==> flow/design.v <==
module Controller (input clk,	 
						input [31:0] instr,
						output reg PCWriteCondition,
						output reg PCWrite,
						output reg IorD,
						output reg MemRead,
						output reg MemWrite,
						output reg MemtoReg,
						output reg IRWrite,
						output reg PCSource,
						output reg [1:0] ALUOp,
						output reg ALUSrcA,
						output reg [1:0] ALUSrcB,
						output reg RegWrite,
						output reg [2:0] state);
reg [6:0] opcode;
parameter R = 7'b0110011;
parameter lw = 7'b0000011;
parameter sw = 7'b0100011;
parameter beq = 7'b1100011;
parameter Instr_fetch = 3'b000;
parameter Decode = 3'b001;
parameter Exc = 3'b010;
parameter MemA_Rcom = 3'b011;
parameter Memcom = 4'b100;
initial begin
	state = 3'b000;
end
always @ (posedge clk) begin
	case(state)
		Instr_fetch: begin
			IorD = 0;
			MemRead = 1;
			ALUOp = 2'b00;
			ALUSrcA = 0;
			ALUSrcB = 2'b01;
			PCSource = 0;
			PCWrite = 1;
			state = state + 1;
		end
		Decode: begin
			opcode = instr[6:0];
			if (opcode == beq) begin
				ALUSrcA = 0;
				ALUSrcB = 2'b10;
				ALUOp = 2'b00;
			end
			state = state + 1;
		end
		Exc: begin
			if (opcode == R) begin
				ALUOp = 2'b10;
				ALUSrcA = 1;
				ALUSrcB = 2'b00;
				state = state + 1;
			end
			else if (opcode == lw || opcode == sw) begin
				ALUOp = 2'b00;
				ALUSrcA = 1;
				ALUSrcB = 2'b10;
				state = state + 1;
			end
			else if (opcode == beq) begin
				ALUOp = 2'b01;
				ALUSrcA = 1;
				ALUSrcB = 2'b00;
				PCWriteCondition = 1;
				state = 3'b000;
			end
		end
		MemA_Rcom: begin
			if (opcode == R) begin
				MemtoReg = 0;
				RegWrite = 1;
				state = 3'b000;
			end
			else if (opcode == lw) begin
				IorD = 1;
				MemRead = 1;
				state = state + 1;
			end
			else if (opcode == sw) begin
				IorD = 1;
				MemWrite = 1;
				state = 3'b000;
			end
		end
		Memcom: begin
			MemtoReg = 1;
			RegWrite = 1;
			state = 3'b000;
		end
	endcase
end
endmodule
======== Reports on Controller ========
What the tools print for Controller, step after step.
Lines are those of the file above, counted from 1.
Operators: Yosys type, input widths -> output width; for muxes data width and select width s.
Cell names lack the library's common part.
The mark - stands for no value.
design
  top ..................................... Controller
  clock port .............................. clk
  cell library ............................ sky130hd
  corner .................................. tt_025C_1v80

======== After elaboration ========
Source: Yosys, flattened and elaborated, memories not mapped. Widths are those after wreduce. Registers that Yosys merges into a memory's read port (data or address) are not register bits. Print and check cells do not count. Equal cells are merged and count once.
word-level totals
  bits in registers ....................... 19
  output and inout port bits .............. 17
operators by class
  add/subtract/negate cells ............... 1
  equal/unequal tests ..................... 16
  mux-type cells .......................... 33
  reduce/logical cells .................... 12
operators by type and width
  operator             number
  $mux 3               6
  $mux 2               8
  $eq 7x6->1 const B   2
  $eq 7x7->1 const B   2
  $reduce_and 3->1     4
  $pmux 3 s4           1
  $pmux 2 s3           2
  $mux 1               11
  $ne 2x2->1 const B   4
  $ne 4x4->1 const B   2
  $pmux 1 s2           4
  $eq 7x2->1 const B   1
  $eq 3x2->1 const B   2
  $reduce_bool 2->1    2
  $reduce_bool 4->1    1
  $add 3x1->3 const B  1
  $eq 3x1->1 const B   1
  $eq 3x3->1 const B   1
  $ne 3x3->1 const B   1
  $logic_not 3->1      1
  $reduce_bool 3->1    1
  $pmux 1 s3           1
  $reduce_and 2->1     1
  $reduce_or 2->1      1
  $logic_or 1x1->1     1

======== Logic depth ========
Yosys ltp: most cells in a row. Word level: on the elaborated netlist, between registers, memories and ports. Mapped: between sequential cells and ports; inverters and the memories' decode and read muxes count.
depth
  word-level depth ........................ 5
  ABC_AREA ................................ 1
  depth in mapped cells ................... 8
  mapped depth without buffers ............ 8

======== After synthesis ========
Source: synth_stat.txt of the flow (Yosys; design flattened, memories mapped). It holds for the ABC_AREA given above (unset counts as 0); a run with the other value may have another netlist.
Totals and module areas in this step are rounded.
synthesis totals
  cells in the netlist .................... 106
  cell area after synthesis ............... 1000 sq um
  sequential part of the area ............. 510 sq um
  flip-flops .............................. 17
  buffers ................................. 7
cells by type
  cell type  number  area in all (sq um)
  edfxtp_1   17      510.49
  nand3_1    14      70.067
  ha_1       5       62.56
  nand2_1    15      56.304
  buf_4      7       52.55
  inv_1      13      48.797
  nor2_4     4       45.043
  nor2_1     10      37.536
  nand2_2    3       18.768
  nand4_1    3       18.768
  nand3b_1   2       15.014
  nor2_2     2       12.512
  nand2_4    1       11.261
  nand3_2    1       10.01
  o21ai_0    2       10.01
  conb_1     2       7.507
  o22ai_1    1       6.256
  a21oi_1    1       5.005
Other cell types: 3; their cells: 3.

======== Path before layout ========
Source: OpenSTA report_checks on the synthesized netlist (no wires, ideal clock, input and output delay 20% of the period each), path of least setup slack; recovery checks are left aside. Register names are those of the netlist, which keeps one name where synthesis merged equal registers.
path post-synthesis
  kind .................................... register to register
  start ................................... reg state[1]
  end ..................................... reg ALUOp[0]
  period .................................. 2550 ps
  time at the first pin ................... 0 ps
  data arrival time ....................... 1463 ps
  path slack .............................. 747 ps
  delay of the path ....................... 1803 ps
  stages .................................. 9
  period reached after synthesis .......... 1803 ps
"delay of the path" = arrival - input delay + setup time.
"stages": output pins that drive a net of the path, with the launching flip-flop's if there is one; two outputs of one cell count as two.
"period reached after synthesis" is the clock period less the worst setup slack; recovery checks do not enter. This is arithmetic on one report: input and output delays are still those of the set period (20% each).
Between the ends stands the longest chain of elaborated cells between them, by number of cells; it is not shown to be the way that was timed. Of several equally long chains one is given.
A line is the first line of the expression or statement that the cell stems from. Yosys adds cells for indexed reads and writes and turns some case tables into memories.
At most two assigning lines are given for a register; there are more.
The path ends at the enable pin of a flip-flop; only ways to that pin are counted.
on the way, post-synthesis
  cells stage by stage .................... edfxtp_1 inv_1 ha_1 inv_1 nor2_2 nor2_4 nand2_1 nand2_1 nor2_1
  length of the longest elaborated chain .. 3
  elaborated cells on any way between the ends .. 7
  RTL lines with such cells ............... 1
  those cells by class .................... eq/ne: 4; reduce/logical: 3
RTL lines, path post-synthesis
  item               line  RTL
  start, declared    15    output reg [2:0] state);
  start, assigned    39    state = state + 1;
  start, assigned    48    state = state + 1;
  $logic_not 3->1    30    case(state)
  $reduce_bool 3->1  -
  $reduce_and 3->1   -
  end, assigned      34    ALUOp = 2'b00;
  end, assigned      46    ALUOp = 2'b00;
  end, declared      11    output reg [1:0] ALUOp,

======== Timing after layout ========
Path of least setup slack in the final report of run A (OpenROAD, finished layout, wires in). Where an end is a register, its clock arrival counts in the times.
The path's times are printed in steps of 10 ps; the period is the one set.
path after layout
  kind .................................... register to register
  start ................................... reg state[1]
  end ..................................... reg ALUOp[1]
  period .................................. 2750 ps
  time at the first pin ................... 300 ps
  data arrival time ....................... 1970 ps
  path slack .............................. 750 ps
  stages .................................. 9
Between the ends stands the longest chain of elaborated cells between them, by number of cells; it is not shown to be the way that was timed. Of several equally long chains one is given.
At most two assigning lines are given for a register; there are more.
The path ends at the enable pin of a flip-flop; only ways to that pin are counted.
on the way, after layout
  cells stage by stage .................... edfxtp_1 inv_1 ha_1 inv_1 nor2_2 nor2_4 nand2_1 nand2_1 nor2_1
  length of the longest elaborated chain .. 3
  elaborated cells on any way between the ends .. 7
  RTL lines with such cells ............... 1
  those cells by class .................... eq/ne: 4; reduce/logical: 3
RTL lines, path after layout
  item               line  RTL
  start, declared    15    output reg [2:0] state);
  start, assigned    39    state = state + 1;
  start, assigned    48    state = state + 1;
  $logic_not 3->1    30    case(state)
  $reduce_bool 3->1  -
  $reduce_and 3->1   -
  end, assigned      34    ALUOp = 2'b00;
  end, assigned      46    ALUOp = 2'b00;
  end, declared      11    output reg [1:0] ALUOp,

Add stored flow runs of Controller

Record of 2 stored runs of the RTL-to-layout flow on Controller, platform sky130hd. The runs are unordered. Constraints: input delay and output delay 20% of the set period each, output load 0.01 pF.
The measured numbers are rounded.

---- run A ----
settings
  period_ns = 2.75
  CORE_UTILIZATION = 50
  PLACE_DENSITY = 0.7
  CELL_PAD_IN_SITES_GLOBAL_PLACEMENT = 1
  TNS_END_PERCENT = 60
  ABC_AREA = 1
  CAP_MARGIN = 25
  SLEW_MARGIN = 20
  MIN_ROUTING_LAYER = met2
  MAX_ROUTING_LAYER = met4
  CORE_MARGIN = 2
results
  netlist area reported by Yosys .......... 1000 sq um
  area inside the die boundary ............ 2400 sq um
  standard-cell area after routing ........ 1200 sq um
  worst setup slack after layout .......... 750 ps
  total negative setup slack .............. 0 ps

---- run B ----
settings
  period_ns = 4.04
  CORE_UTILIZATION = 62
  PLACE_DENSITY_LB_ADDON = 0.2
  CORE_ASPECT_RATIO = 1.34
  TNS_END_PERCENT = 35
  ABC_AREA = 0
  CTS_CLUSTER_SIZE = 65
  CAP_MARGIN = 15
  MIN_ROUTING_LAYER = met1
  CORE_MARGIN = 2
  SLEW_MARGIN = 20
results
  netlist area reported by Yosys .......... 920 sq um
  area inside the die boundary ............ 1800 sq um
  standard-cell area after routing ........ 1100 sq um
  worst setup slack after layout .......... 1800 ps
  total negative setup slack .............. 0 ps
