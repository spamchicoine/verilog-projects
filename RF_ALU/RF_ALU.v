==> flow/design.v <==
module RF_ALU (input clk,
						input RegSet,	 
						input RegWrite,	 
						input [3:0] ALU_control,	 
						input [31:0] instr,	 
						input [31:0] Writedata,	 
						output reg[31:0] rd1,	 
						output reg[31:0] rd2,	 
						output reg[31:0] ALU_result,	 
						output reg  Zero);	 
reg [31:0] registers [31:0];
integer i;
reg [4:0] rs1;
reg [4:0] rs2;
reg [4:0] rd;
initial begin	 
	for(i=0;i<32;i=i+1)
		registers[i] <= 32'h00000000;
end
always @ (posedge clk) begin
	registers[0] = 0;	 
	rs1 = instr[19:15];	 
	rs2 = instr[24:20];	 
	rd = instr[11:7];		 
	rd1 = registers[rs1];	 
	rd2 = registers[rs2];	 
	if (RegSet)		 
		registers[rd] = Writedata;	 
	registers[0] = 0;	 
	if (ALU_control == 4'b0000)  
		ALU_result = rd1 & rd2;
	if (ALU_control == 4'b0001)	 
		ALU_result = rd1 | rd2;
	if (ALU_control == 4'b0010)	 
		ALU_result = rd1 + rd2;
	if (ALU_control == 4'b0110)	 
		ALU_result = rd1 - rd2;
	if ((rd1 - rd2) == 0)		 
		Zero = 1;
	else
		Zero = 0;
	if (RegWrite)	 
		registers[rd] = ALU_result;
end  
endmodule
Step by step through the tools: RF_ALU
The steps from the RTL of RF_ALU to its reports follow in flow order.
Lines are those of the file above, counted from 1.
Operators: Yosys type, input widths -> output width; for muxes data width and select width s.
Library cell names are shortened.
The mark n/a stands for no value.

set-up
  top module = RF_ALU
  clock = clk
  standard-cell library = sky130hd
  corner = tt_025C_1v80

Word level
Yosys after proc, flatten, opt, wreduce and memory -nomap, before mapping. Enables and synchronous resets that opt folds into registers are not counted as muxes. Print and check cells are not counted. Equal cells are merged and count once.

word-level totals
  bits in registers = 1089
  latch bits = 0
  RAM bits = 0
  bits in read-only memories = 0
  word width x clocked read ports = 0
  memory cells = 0
  input bits = 71
  output and inout bits = 97
  elaborated cells = 302

operators by class
  add/subtract/negate cells = 2
  $mul = 0
  div/mod/pow operators = 0
  order comparisons = 0
  equal/unequal tests = 96
  shift-type cells = 0
  multiplexer cells = 131
  bitwise logic cells = 2
  reductions and logical operators = 36

operators with widths
  cell                count
  $pmux 32 s2         62
  $mux 32             66
  $pmux 32 s32        2
  $reduce_or 31->1    31
  $eq 5x5->1 const B  48
  $eq 5x4->1 const B  24
  $eq 5x3->1 const B  12
  $add 32x32->32      1
  $sub 32x32->32      1
  $and 32x32->32      1
  $or 32x32->32       1
  $logic_not 32->1    1
  $eq 5x2->1 const B  6
  $eq 5x1->1 const B  3
  $logic_not 5->1     3
  $eq 4x1->1 const B  1
  $eq 4x2->1 const B  1
  $eq 4x3->1 const B  1
  $logic_not 4->1     1
  $mux 1              1

Logic depth
Longest topological path by Yosys (ltp), each cell counted once; first at word level (registers and memories cut), then after technology mapping (sequential cells cut; the memories' decode and read muxes count).

depth
  word-level depth = 9
  ABC_AREA = 0
  gate-level depth with buffers = 23
  gate-level depth less buffers = 20

Synthesis result
Yosys stat after the flow's synthesis: flattened, memories mapped to cells. It holds for the ABC_AREA given above (unset counts as 0); a run with the other value may have another netlist.

cells by type
  cell type  count  area in all (µm²)
  dfxtp_1    1089   2.18E+04
  mux2i_1    573    5.74E+03
  a22oi_1    612    4.59E+03
  mux2_2     320    3.6E+03
  a21oi_1    578    2.89E+03
  o21ai_0    500    2502.4
  clkbuf_1   617    2.32E+03
  nand2_1    584    2.19E+03
  nor2_1     483    1.81E+03
  a211oi_1   191    1.43E+03
  a221oi_1   146    1.28E+03
  a22o_1     144    1261.21
  ha_1       95     1188.64
  nand3_1    229    1.15E+03
  nor2b_1    178    1.11E+03
  a222oi_1   64     640.614
  inv_1      124    465.446
  nor4_1     72     450.432

Not listed: further types 70, cells in them 558.

synthesis totals
  cell count = 7157
  cell area after synthesis = 60140.2 µm²
  sequential part of the area = 21800.9 µm²
  flip-flops = 1089
  buffer cells = 756

Worst setup path after synthesis
OpenSTA on the mapped netlist: ideal clock, no wires. The path of least setup slack (recovery checks aside). Input and output delay are each 20% of the period. Register names are those of the netlist, which keeps one name where synthesis merged equal registers.

path post-synthesis
  kind = input to register
  from = input port instr[19]
  to = register registers[1][28]
  period = 7490 ps
  input delay = 1498 ps
  library setup time = 128 ps
  time at the first pin = 1498 ps
  data arrival time = 6042 ps
  required time = 7362 ps
  setup slack = 1319 ps
  delay of the path = 4672 ps
  stages on the path = 21
  path buffers = 3
  synthesis period reached = 6171 ps

"delay of the path" is the arrival time less input delay plus setup time.
"stages on the path": output pins that drive a net of the path, with the launching flip-flop's if there is one; two outputs of one cell count as two.
"synthesis period reached" is the clock period less the worst setup slack; recovery checks do not enter. This is arithmetic on one report: input and output delays are still those of the set period (20% each).
The rows between start and end are the longest chain of elaborated cells between them; the timing report does not say that the signal goes this way. Where chains are equally long, one stands for them.
A line is the first line of the expression or statement that the cell stems from. Yosys adds cells for indexed reads and writes and turns some case tables into memories.

between the ends, post-synthesis
  cell sequence = or2_2 -> clkbuf_1 -> nor2_1 -> clkbuf_1 -> a22o_1 -> a221oi_1 -> nand3_1 -> nor4_1 -> inv_1 -> fa_1 -> nor2b_1 -> o311ai_4 -> a21boi_2 -> o41ai_4 -> o21bai_1 -> and3_1 -> o221a_2 -> a311o_1 -> nor2_1 -> buf_4 -> a21oi_1
  cells in the longest elaborated chain = 9
  elaborated cells on any way between the ends = 43
  classes of those cells = add/sub: 2; eq/ne: 31; mux: 7; logic: 2; reduce/logical: 1

ends and longest elaborated chain, post-synthesis
  what                RTL line  text
  start: declaration  5         input [31:0] instr,
  $eq 5x5->1          25        rd1 = registers[rs1];
  $pmux 32 s32        25
  $and 32x32->32      31        ALU_result = rd1 & rd2;
  $mux 32             30        if (ALU_control == 4'b0000)
  $mux 32             32        if (ALU_control == 4'b0001)
  $mux 32             34        if (ALU_control == 4'b0010)
  $mux 32             36        if (ALU_control == 4'b0110)
  $pmux 32 s2         43        registers[rd] = ALU_result;
  $mux 32             42        if (RegWrite)
  end: assignment     28        registers[rd] = Writedata;
  end: assignment     43
  end: declaration    11        reg [31:0] registers [31:0];

==> runs of RF_ALU <==
RF_ALU on sky130hd: 2 stored runs with different settings, listed in no order. Input and output delays are each 20% of the period that was set; the output load is 0.01 pF.
Settings: -- = not set for that run.

name                                flow run 1  flow run 2
period_ns                           5.71        11.8
CORE_UTILIZATION                    67          59
PLACE_DENSITY_LB_ADDON              0.09        --
HOLD_SLACK_MARGIN                   0.19        --
CORE_ASPECT_RATIO                   0.51        --
CELL_PAD_IN_SITES_GLOBAL_PLACEMENT  1           2
CELL_PAD_IN_SITES_DETAIL_PLACEMENT  2           --
CAP_MARGIN                          20          20
CORE_MARGIN                         2           5
SLEW_MARGIN                         20          40
SETUP_SLACK_MARGIN                  --          1.32
PLACE_DENSITY                       --          0.52
TNS_END_PERCENT                     --          65
CTS_CLUSTER_DIAMETER                --          290
MAX_ROUTING_LAYER                   --          met5

Flow run 1: did not finish, placement stopped with FLW-0024
Flow run 2: did not finish, placement stopped with GPL-0301
