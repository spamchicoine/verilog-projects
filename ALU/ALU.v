==> flow/design.v <==
module ALU (input clk,		 
				input [3:0] ALU_control,	 
				input [31:0] arg1,	 
				input [31:0] arg2,	 
				output reg Zero,		 
				output reg[31:0] ALU_result	 
						);
always @ (posedge clk) begin
	if (ALU_control == 4'b0000)  
		ALU_result <= arg1 & arg2;
	if (ALU_control == 4'b0001)	 
		ALU_result <= arg1 | arg2;
	if (ALU_control == 4'b0010)	 
		ALU_result <= arg1 + arg2;
	if (ALU_control == 4'b0110)	 
		ALU_result <= arg1 - arg2;
	if ((arg1 - arg2) == 0)		 
		Zero <= 1;
	else
		Zero <= 0;
end  
endmodule
==> From RTL to reports: ALU <==
The steps from the RTL of ALU to its reports follow in flow order.
Line numbers count from 1 in the design file above.
Operators carry their Yosys type and port widths (W data, S select, Z words).
Cell names lack the library's common part.
{ "inputs": {"top_module": "ALU", "clock_port": "clk", "lib": "sky130hd", "pvt_corner": "tt_025C_1v80"} }

==> Word-level counts <==
Counts by Yosys on the flattened word-level netlist (proc, flatten, opt, wreduce; memories kept). Register bits leave out memories and registers merged into their read ports (data or address). Print and check cells are left out. Cells with the same type and inputs are merged into one.
{ "word_totals": {"ff_bits": 33, "latch_bits": 0, "mem_bits_rw": 0, "rom_bits": 0, "clocked_rd_ports_x_width": 0, "mem_count": 0, "inputBits": 69, "output_inout_bits": 33, "wordCells": 17} }
{ "op_classes": {"add_sub_neg": 2, "multipliers": 0, "n_div": 0, "compare": 0, "eq_ne": 3, "shift": 0, "muxes": 5, "n_logic": 2, "n_reduce_logical": 3} }
{ "ops": {"columns": ["operator", "count"], "rows": [
  ["$mux W32", 4],
  ["$add A32 B32 Y32", 1],
  ["$sub A32 B32 Y32", 1],
  ["$and A32 B32 Y32", 1],
  ["$or A32 B32 Y32", 1],
  ["$logic_not A32 Y1", 1],
  ["$eq A4 B1 Y1 const B", 1],
  ["$eq A4 B2 Y1 const B", 1],
  ["$eq A4 B3 Y1 const B", 1],
  ["$logic_not A4 Y1", 1],
  ["$reduce_bool A4 Y1", 1],
  ["$mux W1", 1]
]} }

==> Logic depth <==
Longest topological path by Yosys (ltp), each cell counted once; first at word level (registers and memories cut), then after technology mapping (sequential cells cut; the memories' decode and read muxes count).
{ "logic_depth": {"ltp_word": 5, "ABC_AREA": 0, "ltp_mapped": 14, "ltp_nobuf": 13} }

==> Synthesis result <==
The flow's flattened synthesis, as Yosys stat reports it; memories are mapped. The netlist is that of the ABC_AREA named above (0 if unset); the other value can give another one.
{ "by_type": {"columns": ["cell_type", "count", "type_area_um2"], "rows": [
  ["ha_1", 95, 1188.64],
  ["edfxtp_1", 32, 960.922],
  ["a21oi_1", 103, 515.494],
  ["inv_1", 87, 326.563],
  ["nor2_1", 83, 311.549],
  ["xnor2_1", 35, 306.544],
  ["a211oi_1", 35, 262.752],
  ["o21ai_0", 38, 190.182],
  ["nand2_1", 41, 153.898],
  ["o31ai_1", 18, 135.13],
  ["a21o_1", 17, 127.622],
  ["clkbuf_1", 34, 127.622],
  ["nor3_1", 25, 125.12],
  ["mux2i_1", 10, 100.096],
  ["nor4_1", 16, 100.096],
  ["o21bai_1", 12, 90.086],
  ["nand3_1", 13, 65.062],
  ["nand4_1", 10, 62.56]
]} }
Other cell types: 63; their cells: 142.
{ "synth_totals": {"cell_count": 846, "yosys_area_um2": 6298.5, "sequential_area_um2": 980.9, "ffs": 33} }

==> Timing after synthesis <==
OpenSTA on the mapped netlist: ideal clock, no wires. The path of least setup slack (recovery checks aside). Input and output delay are each 20% of the period. Register names are those of the netlist, which keeps one name where synthesis merged equal registers.
{ "synth_timing": {"path_type": "input to register", "from": "input ALU_control[2]", "to": "register ALU_result[0]", "clock_period_ps": 4400, "setup_ps": 470, "t_first_pin_ps": 880, "t_arrival_ps": 3733, "t_required_ps": 3930, "slack_ps": 197, "path_delay_ps": 3323, "path_stages": 4, "n_path_buf": 1, "synth_period_reached_ps": 4203} }
"path_delay_ps" is the arrival time less input delay plus setup time.
"path_stages": output pins that drive a net of the path, with the launching flip-flop's if there is one; two outputs of one cell count as two.
"synth_period_reached_ps" is the clock period less the worst setup slack; recovery checks do not enter. This is arithmetic on one report: input and output delays are still those of the set period (20% each).
The rows between start and end are the longest chain of elaborated cells between them; the timing report does not say that the signal goes this way. Where chains are equally long, one stands for them.
A line is the first line of the expression or statement that the cell stems from. Yosys adds cells for indexed reads and writes and turns some case tables into memories.
A register here has more assigning lines than the two given.
The path ends at the enable pin of a flip-flop; only ways to that pin are counted.
{ "synth_via": {"path_cell_list": "inv_1 > clkbuf_1 > nor2_1 > a211oi_1", "elab_chain_len": 2, "cone_cells": 5, "lines_between": 4, "classes_between": "3 x eq/ne; 2 x reduce/logical"} }
{ "synth_lines": {"columns": ["item", "line_no", "text"], "rows": [
  ["from (decl)", 2, "input [3:0] ALU_control,"],
  ["$logic_not A4 Y1", 9, "if (ALU_control == 4'b0000)"],
  ["$reduce_bool A4 Y1", null, null],
  ["to (assign)", 10, "ALU_result <= arg1 & arg2;"],
  ["to (assign)", 12, "ALU_result <= arg1 | arg2;"],
  ["to (decl)", 6, "output reg[31:0] ALU_result"]
]} }

==> Path in the finished layout <==
From the final timing report of record 2: the path of least setup slack in the routed layout; clock arrival at registers is part of the times.
The report prints the path's times to 10 ps; the period is as set.
{ "layout_timing": {"path_type": "input to register", "from": "input arg2[0]", "to": "register ALU_result[24]", "clock_period_ps": 7240, "setup_ps": 280, "t_first_pin_ps": 1450, "t_arrival_ps": 5280, "t_required_ps": 7260, "slack_ps": 1970, "path_stages": 14, "n_path_buf": 1} }
The rows between start and end are the longest chain of elaborated cells between them; the timing report does not say that the signal goes this way. Where chains are equally long, one stands for them.
A register here has more assigning lines than the two given.
{ "layout_via": {"path_cell_list": "clkdlybuf4s50_1 > ha_1 > inv_1 > fa_1 > or2b_1 > a21oi_1 > o22ai_1 > o31ai_1 > a21oi_1 > o31ai_1 > o21ai_0 > a21boi_0 > xnor2_1 > a21oi_1", "elab_chain_len": 3, "cone_cells": 4, "classes_between": "2 x add/sub; 2 x mux"} }
{ "layout_lines": {"columns": ["item", "line_no", "text"], "rows": [
  ["from (decl)", 4, "input [31:0] arg2,"],
  ["$add A32 B32 Y32", 14, "ALU_result <= arg1 + arg2;"],
  ["$mux W32", 13, "if (ALU_control == 4'b0010)"],
  ["$mux W32", 15, "if (ALU_control == 4'b0110)"],
  ["to (assign)", 14, null],
  ["to (assign)", 16, "ALU_result <= arg1 - arg2;"],
  ["to (decl)", 6, "output reg[31:0] ALU_result"]
]} }

Lab notebook: ALU

Below are 2 stored runs of the flow (Yosys, OpenROAD; platform sky130hd) on ALU, each with its settings and what was measured, unordered. Constraints: input delay and output delay 20% of the set period each, output load 0.01 pF.
"clock_period_reached_ps" is the run's clock period less its worst setup slack. It is reckoned from that one timing run; input and output delays stay at 20% of the period that was set.
"critical_path_time_ps" is the time allowed to the run's worst setup path (the clock period less input and output delay, where it has them) less its slack. Clock arrival times count: a late capture clock shortens it, a late launch clock lengthens it.
By "fin_power_w" is meant OpenSTA's value without simulated activity: inputs other than the clock are taken to toggle once in ten clock periods, and the tool carries that through the logic.
"critical_path_time_ps" is known to 10 ps.

Record 1
==> flow/run.sh <==
#!/bin/bash
# the make line also repeats the synthesis and layout settings of config.mk as NAME=value (left out here)
make -C /OpenROAD-flow-scripts/flow DESIGN_CONFIG=/design/flow/config.mk WORK_HOME=/design/flow/orfs CLKGATE_MAP_FILE= finish
==> flow/config.mk <==
export PLATFORM = sky130hd
export DESIGN_NAME = ALU
export DESIGN_NICKNAME = ALU
export VERILOG_FILES = /design/flow/design.v
export SDC_FILE = /design/flow/constraint.sdc
export NUM_CORES = 4
export LEC_CHECK = 0
export CAP_MARGIN = 20
export CORE_ASPECT_RATIO = 1.09
export CORE_MARGIN = 8
export CORE_UTILIZATION = 46
export CTS_CLUSTER_SIZE = 57
export GPL_ROUTABILITY_DRIVEN = 1
export MAX_ROUTING_LAYER = met4
export MIN_ROUTING_LAYER = met2
export PLACE_DENSITY_LB_ADDON = 0.24
export SETUP_SLACK_MARGIN = 0.4
export SLEW_MARGIN = 20
export TNS_END_PERCENT = 75
==> flow/constraint.sdc <==
create_clock -name core_clock -period 3.25 [get_ports {clk}]
set_input_delay 0.6500 -clock core_clock [delete_from_list [all_inputs] [get_ports {clk}]]
set_output_delay 0.6500 -clock core_clock [all_outputs]
set_load 0.01 [all_outputs]

==> results of record 1, as JSON <==
{
  "outcome": "stopped before the end: routing reported GRT-0232"
}

Record 2
==> flow/run.sh <==
#!/bin/bash
# the make line also repeats the synthesis and layout settings of config.mk as NAME=value (left out here)
make -C /OpenROAD-flow-scripts/flow DESIGN_CONFIG=/design/flow/config.mk WORK_HOME=/design/flow/orfs CLKGATE_MAP_FILE= finish
==> flow/config.mk <==
export PLATFORM = sky130hd
export DESIGN_NAME = ALU
export DESIGN_NICKNAME = ALU
export VERILOG_FILES = /design/flow/design.v
export SDC_FILE = /design/flow/constraint.sdc
export NUM_CORES = 4
export LEC_CHECK = 0
export CAP_MARGIN = 20
export CORE_MARGIN = 2
export CORE_UTILIZATION = 40
export SLEW_MARGIN = 20
==> flow/constraint.sdc <==
create_clock -name core_clock -period 7.24 [get_ports {clk}]
set_input_delay 1.4480 -clock core_clock [delete_from_list [all_inputs] [get_ports {clk}]]
set_output_delay 1.4480 -clock core_clock [all_outputs]
set_load 0.01 [all_outputs]

==> results of record 2, as JSON <==
{
  "clock_period_reached_ps": 5268,
  "ys_area_um2": 6298.5,
  "critical_path_time_ps": 3820,
  "timing.worst_path_kind": "input to register",
  "total_die_area_um2": 16766.4,
  "timing.hold.ws_ps": 2087,
  "final_cell_area_um2": 7576.0,
  "fin_power_w": 0.001018,
  "worstSetupSlack_ps": 1972
}
